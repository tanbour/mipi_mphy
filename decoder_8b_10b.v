==> flow/design.v <==
module decode_8b_10b (
    input  wire       clk,
    input  wire       reset,
    input  wire [9:0] datain,
    input  wire       dispin,
    output reg  [8:0] dataout,
    output reg        dispout,
    output reg        code_err,
    output reg        disp_err
);
reg  [9:0] datain_int;
reg        dispin_int;
wire [8:0] dataout_int;
wire       dispout_int;
wire       code_err_int;
wire       disp_err_int;
always @(posedge clk) begin
    if (reset) begin
        datain_int <= 0;
        dispin_int <= 0;
        dataout  <= 0;
        dispout  <= 0;
        code_err <= 0;
        disp_err <= 0;
    end else begin
        datain_int <= datain;
        dispin_int <= dispin;
        dataout  <= dataout_int;
        dispout  <= dispout_int;
        code_err <= code_err_int;
        disp_err <= disp_err_int;
    end
end
decode decode (datain_int, dispin_int, dataout_int, dispout_int, code_err_int, disp_err_int) ;
endmodule
module decode (datain, dispin, dataout, dispout, code_err, disp_err) ;
  input [9:0]   datain ;
  input		dispin ;
  output [8:0]	dataout ;
  output	dispout ;
  output	code_err ;
  output	disp_err ;
  wire ai = datain[0] ;
  wire bi = datain[1] ;
  wire ci = datain[2] ;
  wire di = datain[3] ;
  wire ei = datain[4] ;
  wire ii = datain[5] ;
  wire fi = datain[6] ;
  wire gi = datain[7] ;
  wire hi = datain[8] ;
  wire ji = datain[9] ;
  wire aeqb = (ai & bi) | (!ai & !bi) ;
  wire ceqd = (ci & di) | (!ci & !di) ;
  wire p22 = (ai & bi & !ci & !di) |
	     (ci & di & !ai & !bi) |
	     ( !aeqb & !ceqd) ;
  wire p13 = ( !aeqb & !ci & !di) |
	     ( !ceqd & !ai & !bi) ;
  wire p31 = ( !aeqb & ci & di) |
	     ( !ceqd & ai & bi) ;
  wire p40 = ai & bi & ci & di ;
  wire p04 = !ai & !bi & !ci & !di ;
  wire disp6a = p31 | (p22 & dispin) ;  
   wire disp6a2 = p31 & dispin ;   
   wire disp6a0 = p13 & ! dispin ;  
  wire disp6b = (((ei & ii & ! disp6a0) | (disp6a & (ei | ii)) | disp6a2 |
		  (ei & ii & di)) & (ei | ii | di)) ;
  wire p22bceeqi = p22 & bi & ci & (ei == ii) ;
  wire p22bncneeqi = p22 & !bi & !ci & (ei == ii) ;
  wire p13in = p13 & !ii ;
  wire p31i = p31 & ii ;
  wire p13dei = p13 & di & ei & ii ;
  wire p22aceeqi = p22 & ai & ci & (ei == ii) ;
  wire p22ancneeqi = p22 & !ai & !ci & (ei == ii) ;
  wire p13en = p13 & !ei ;
  wire anbnenin = !ai & !bi & !ei & !ii ;
  wire abei = ai & bi & ei & ii ;
  wire cdei = ci & di & ei & ii ;
  wire cndnenin = !ci & !di & !ei & !ii ;
  wire p22enin = p22 & !ei & !ii ;
  wire p22ei = p22 & ei & ii ;
  wire p31dnenin = p31 & !di & !ei & !ii ;
  wire p31e = p31 & ei ;
  wire compa = p22bncneeqi | p31i | p13dei | p22ancneeqi | 
		p13en | abei | cndnenin ;
  wire compb = p22bceeqi | p31i | p13dei | p22aceeqi | 
		p13en | abei | cndnenin ;
  wire compc = p22bceeqi | p31i | p13dei | p22ancneeqi | 
		p13en | anbnenin | cndnenin ;
  wire compd = p22bncneeqi | p31i | p13dei | p22aceeqi |
		p13en | abei | cndnenin ;
  wire compe = p22bncneeqi | p13in | p13dei | p22ancneeqi | 
		p13en | anbnenin | cndnenin ;
  wire ao = ai ^ compa ;
  wire bo = bi ^ compb ;
  wire co = ci ^ compc ;
  wire do = di ^ compd ;
  wire eo = ei ^ compe ;
  wire feqg = (fi & gi) | (!fi & !gi) ;
  wire heqj = (hi & ji) | (!hi & !ji) ;
  wire fghj22 = (fi & gi & !hi & !ji) |
		(!fi & !gi & hi & ji) |
		( !feqg & !heqj) ;
  wire fghjp13 = ( !feqg & !hi & !ji) |
		 ( !heqj & !fi & !gi) ;
  wire fghjp31 = ( (!feqg) & hi & ji) |
		 ( !heqj & fi & gi) ;
  wire dispout = (fghjp31 | (disp6b & fghj22) | (hi & ji)) & (hi | ji) ;
  wire ko = ( (ci & di & ei & ii) | ( !ci & !di & !ei & !ii) |
		(p13 & !ei & ii & gi & hi & ji) |
		(p31 & ei & !ii & !gi & !hi & !ji)) ;
  wire alt7 =   (fi & !gi & !hi &  
		 ((dispin & ci & di & !ei & !ii) | ko |
		  (dispin & !ci & di & !ei & !ii))) |
		(!fi & gi & hi &  
		 (( !dispin & !ci & !di & ei & ii) | ko |
		  ( !dispin & ci & !di & ei & ii))) ;
  wire k28 = (ci & di & ei & ii) | ! (ci | di | ei | ii) ;
  wire k28p = ! (ci | di | ei | ii) ;
  wire fo = (ji & !fi & (hi | !gi | k28p)) |
	    (fi & !ji & (!hi | gi | !k28p)) |
	    (k28p & gi & hi) |
	    (!k28p & !gi & !hi) ;
  wire go = (ji & !fi & (hi | !gi | !k28p)) |
	    (fi & !ji & (!hi | gi |k28p)) |
	    (!k28p & gi & hi) |
	    (k28p & !gi & !hi) ;
  wire ho = ((ji ^ hi) & ! ((!fi & gi & !hi & ji & !k28p) | (!fi & gi & hi & !ji & k28p) | 
			    (fi & !gi & !hi & ji & !k28p) | (fi & !gi & hi & !ji & k28p))) |
	    (!fi & gi & hi & ji) | (fi & !gi & !hi & !ji) ;
  wire disp6p = (p31 & (ei | ii)) | (p22 & ei & ii) ;
  wire disp6n = (p13 & ! (ei & ii)) | (p22 & !ei & !ii) ;
  wire disp4p = fghjp31 ;
  wire disp4n = fghjp13 ;
  assign code_err = p40 | p04 | (fi & gi & hi & ji) | (!fi & !gi & !hi & !ji) |
		    (p13 & !ei & !ii) | (p31 & ei & ii) | 
		    (ei & ii & fi & gi & hi) | (!ei & !ii & !fi & !gi & !hi) | 
		    (ei & !ii & gi & hi & ji) | (!ei & ii & !gi & !hi & !ji) |
		    (!p31 & ei & !ii & !gi & !hi & !ji) |
		    (!p13 & !ei & ii & gi & hi & ji) |
		    (((ei & ii & !gi & !hi & !ji) | 
		      (!ei & !ii & gi & hi & ji)) &
		     ! ((ci & di & ei) | (!ci & !di & !ei))) |
		    (disp6p & disp4p) | (disp6n & disp4n) |
		    (ai & bi & ci & !ei & !ii & ((!fi & !gi) | fghjp13)) |
		    (!ai & !bi & !ci & ei & ii & ((fi & gi) | fghjp31)) |
		    (fi & gi & !hi & !ji & disp6p) |
		    (!fi & !gi & hi & ji & disp6n) |
		    (ci & di & ei & ii & !fi & !gi & !hi) |
		    (!ci & !di & !ei & !ii & fi & gi & hi) ;
  assign dataout = {ko, ho, go, fo, eo, do, co, bo, ao} ;
   assign disp_err = ((dispin & disp6p) | (disp6n & !dispin) |
		      (dispin & !disp6n & fi & gi) |
		      (dispin & ai & bi & ci) |
		      (dispin & !disp6n & disp4p) |
		      (!dispin & !disp6p & !fi & !gi) |
		      (!dispin & !ai & !bi & !ci) |
		      (!dispin & !disp6p & disp4n) |
		      (disp6p & disp4p) | (disp6n & disp4n)) ;
endmodule
Reports on decode_8b_10b
What the tools print for decode_8b_10b, step after step. Line numbers count from 1 in the design file above. Cell names lack the library's common part. A cell with n/a has no value.

Top: decode_8b_10b. Clock: clk. Cell library: sky130hd. Library corner: tt_025C_1v80.

Word-level counts
Source: Yosys, flattened and elaborated, memories not mapped. Widths are those after wreduce; folded enables and synchronous resets count as part of the registers. Registers that Yosys merges into a memory's read port (data or address) are not register bits. Print and check cells do not count. Equal cells are merged and count once.

Under eq/ne operators stands 1. For bitwise logic cells the number is 301. The entry for reduce/logical cells reads 24.

Operators by type and width (count): 1-bit AND (190); 1-bit OR (105); 1-bit zero test (24); 1-bit bitwise XOR (6); 1-bit equality test (1).

The figure for input port bits is 13. The figure for output and inout bits is 12. Under register bits after elaboration stands 23. For cells after elaboration the number is 332.

Logic depth
Depth = most cells in a row (Yosys ltp): at word level without a register or memory, in the mapped netlist without a sequential cell, where the memories' decode and read muxes count.

Depth in word-level cells: 26. For ABC_AREA the number is 1. The figure for gate-level depth with buffers is 13. Under gate-level depth less buffers stands 12.

After synthesis
The flow's flattened synthesis, as Yosys stat reports it; memories are mapped. The netlist is that of the ABC_AREA named above (0 if unset); the other value can give another one. Totals and module areas in this step are rounded.

Cell types: dfxtp_1 (count 23, total area 460.442 µm²); nand2_1 (count 69, total area 258.998 µm²); ha_1 (count 14, total area 175.168 µm²); inv_1 (count 44, total area 165.158 µm²); nor2_1 (count 43, total area 161.405 µm²); nand3_1 (count 24, total area 120.115 µm²); o21ai_0 (count 11, total area 55.053 µm²); a21oi_1 (count 7, total area 35.034 µm²); nand3_4 (count 2, total area 35.034 µm²); nor3_1 (count 6, total area 30.029 µm²); nand2_2 (count 4, total area 25.024 µm²); nand2_4 (count 2, total area 22.522 µm²); nor2_4 (count 2, total area 22.522 µm²); nand3_2 (count 2, total area 20.019 µm²); a31oi_1 (count 3, total area 18.768 µm²); nand4_1 (count 3, total area 18.768 µm²); nor2_2 (count 3, total area 18.768 µm²); buf_4 (count 2, total area 15.014 µm²).

Other cell types: 15; their cells: 20.

The figure for mapped cells is 284. For area of sequential cells the number is 460.4 µm². For buffer cells the number is 6. The figure for chip area (Yosys) is 1782 µm². The entry for mapped flip-flops reads 23.

Timing after synthesis
Source: OpenSTA report_checks on the synthesized netlist (no wires, ideal clock, input and output delay 20% of the period each), path of least setup slack; recovery checks are left aside. Register names are those of the netlist, which keeps one name where synthesis merged equal registers.

Path kind: register to register. Start: register datain_int[8]. End: register code_err. For time at the first pin the number is 0.000 ns. Under buffers on the path stands 1. The entry for clock period reads 2.83 ns. The figure for required time is 2.702 ns. Under arrival time stands 1.600 ns. Under path delay stands 1.728 ns. The entry for driving pins on the path reads 12. The entry for path slack reads 1.103 ns. Setup time: 0.128 ns. Period reached after synthesis: 1.727 ns.

"path delay" is the arrival time less input delay plus setup time. "driving pins on the path" counts driving pins, that of a launching flip-flop among them; a cell with two outputs on the path counts twice. "period reached after synthesis" is the clock period less the worst setup slack; recovery checks do not enter. This is arithmetic on one report: input and output delays are still those of the set period (20% each). Between the ends stands the longest chain of elaborated cells between them, by number of cells; it is not shown to be the way that was timed. Of several equally long chains one is given. A line is the first line of the expression or statement that the cell stems from. Yosys adds cells for indexed reads and writes and turns some case tables into memories.

Cells stage by stage: dfxtp_1 > buf_4 > clkinv_1 > ha_1 > nand3_1 > nand2_1 > o21ai_0 > nand2_1 > nor2_1 > nand3_1 > nor2_1 > nor2_1. The figure for cells in the longest elaborated chain is 21. Under elaborated cells between the ends (all ways) stands 68. Classes of those cells: 66 x logic; 2 x reduce/logical.

Ends and longest elaborated chain, after synthesis: start, declared (RTL line 11) `reg  [9:0] datain_int;`; start, assigned (RTL line 19) `datain_int <= 0;`; start, assigned (RTL line 26) `datain_int <= datain;`; 1-bit AND x2 (RTL line 136) `assign code_err = p40 | p04 | (fi & gi & hi & ji) | (!fi & !gi & !hi & !ji) |`; 1-bit OR x19 (RTL line 136); end, assigned (RTL line 23) `code_err <= 0;`; end, assigned (RTL line 30) `code_err <= code_err_int;`; end, declared (RTL line 8) `output reg        code_err,`.

Worst path after layout
Path of least setup slack in the final report of run 2 (OpenROAD, finished layout, wires in). Where an end is a register, its clock arrival counts in the times.

Path kind: register to register. Start: register datain_int[8]. End: register code_err. The entry for clock period reads 4.51 ns. The figure for required time is 4.66 ns. The entry for path slack reads 2.34 ns. Setup time: 0.13 ns. Under arrival time stands 2.32 ns. For time at the first pin the number is 0.27 ns. Under buffers on the path stands 0. The entry for driving pins on the path reads 11.

Between the ends stands the longest chain of elaborated cells between them, by number of cells; it is not shown to be the way that was timed. Of several equally long chains one is given.

Cells stage by stage: dfxtp_1 > clkinv_1 > ha_1 > nand3_1 > nand2_1 > o21ai_0 > nand2_1 > nor2_1 > nand3_1 > nor2_1 > nor2_1. The figure for cells in the longest elaborated chain is 21. Under elaborated cells between the ends (all ways) stands 68. Classes of those cells: 66 x logic; 2 x reduce/logical.

Ends and longest elaborated chain, after layout: start, declared (RTL line 11) `reg  [9:0] datain_int;`; start, assigned (RTL line 19) `datain_int <= 0;`; start, assigned (RTL line 26) `datain_int <= datain;`; 1-bit AND x2 (RTL line 136) `assign code_err = p40 | p04 | (fi & gi & hi & ji) | (!fi & !gi & !hi & !ji) |`; 1-bit OR x19 (RTL line 136); end, assigned (RTL line 23) `code_err <= 0;`; end, assigned (RTL line 30) `code_err <= code_err_int;`; end, declared (RTL line 8) `output reg        code_err,`.

==> runs of decode_8b_10b <==
2 stored runs of decode_8b_10b in the flow (synthesis by Yosys, layout by OpenROAD, sky130hd cells), in arbitrary order. Constraints: input delay and output delay 20% of the set period each, output load 0.01 pF. "power consumption" rests on the timing tool's default activity at the inputs, not on a simulated workload. The results are shown rounded.

Files of run 1:
==> flow/run.sh <==
#!/bin/bash
# the make line also repeats the synthesis and layout settings of config.mk as NAME=value (left out here)
make -C /OpenROAD-flow-scripts/flow DESIGN_CONFIG=/design/flow/config.mk WORK_HOME=/design/flow/orfs CLKGATE_MAP_FILE= finish
==> flow/config.mk <==
export PLATFORM = sky130hd
export DESIGN_NAME = decode_8b_10b
export DESIGN_NICKNAME = decode_8b_10b
export VERILOG_FILES = /design/flow/design.v
export SDC_FILE = /design/flow/constraint.sdc
export NUM_CORES = 4
export LEC_CHECK = 0
export ABC_AREA = 1
export CAP_MARGIN = 0
export CELL_PAD_IN_SITES_DETAIL_PLACEMENT = 0
export CELL_PAD_IN_SITES_GLOBAL_PLACEMENT = 1
export CORE_MARGIN = 2
export CORE_UTILIZATION = 67
export MAX_ROUTING_LAYER = met4
export MIN_ROUTING_LAYER = met1
export PLACE_DENSITY = 0.48
export SLEW_MARGIN = 20
==> flow/constraint.sdc <==
create_clock -name core_clock -period 5.04 [get_ports {clk}]
set_input_delay 1.0080 -clock core_clock [delete_from_list [all_inputs] [get_ports {clk}]]
set_output_delay 1.0080 -clock core_clock [all_outputs]
set_load 0.01 [all_outputs]

Outcome of run 1: stopped before the end: placement reported GPL-0301.

Files of run 2:
==> flow/run.sh <==
#!/bin/bash
# the make line also repeats the synthesis and layout settings of config.mk as NAME=value (left out here)
make -C /OpenROAD-flow-scripts/flow DESIGN_CONFIG=/design/flow/config.mk WORK_HOME=/design/flow/orfs CLKGATE_MAP_FILE= finish
==> flow/config.mk <==
export PLATFORM = sky130hd
export DESIGN_NAME = decode_8b_10b
export DESIGN_NICKNAME = decode_8b_10b
export VERILOG_FILES = /design/flow/design.v
export SDC_FILE = /design/flow/constraint.sdc
export NUM_CORES = 4
export LEC_CHECK = 0
export ABC_AREA = 1
export CAP_MARGIN = 5
export CELL_PAD_IN_SITES_DETAIL_PLACEMENT = 1
export CELL_PAD_IN_SITES_GLOBAL_PLACEMENT = 1
export CORE_MARGIN = 2
export CORE_UTILIZATION = 25
export CTS_CLUSTER_DIAMETER = 271
export HOLD_SLACK_MARGIN = 0.27
export MAX_ROUTING_LAYER = met4
export PLACE_DENSITY = 0.76
export SLEW_MARGIN = 20
export TNS_END_PERCENT = 5
==> flow/constraint.sdc <==
create_clock -name core_clock -period 4.51 [get_ports {clk}]
set_input_delay 0.9020 -clock core_clock [delete_from_list [all_inputs] [get_ports {clk}]]
set_output_delay 0.9020 -clock core_clock [all_outputs]
set_load 0.01 [all_outputs]

Results of run 2. The measured area of the standard cells in the finished layout is 2,148 µm². The utilization of the finished layout comes to 31.4%. For the mapped cell area after synthesis the run shows 1,782 µm². For the smallest setup slack the run shows 2.341 ns. The measured area inside the die boundary is 7,818 µm². The power consumption is 0.5341 mW.
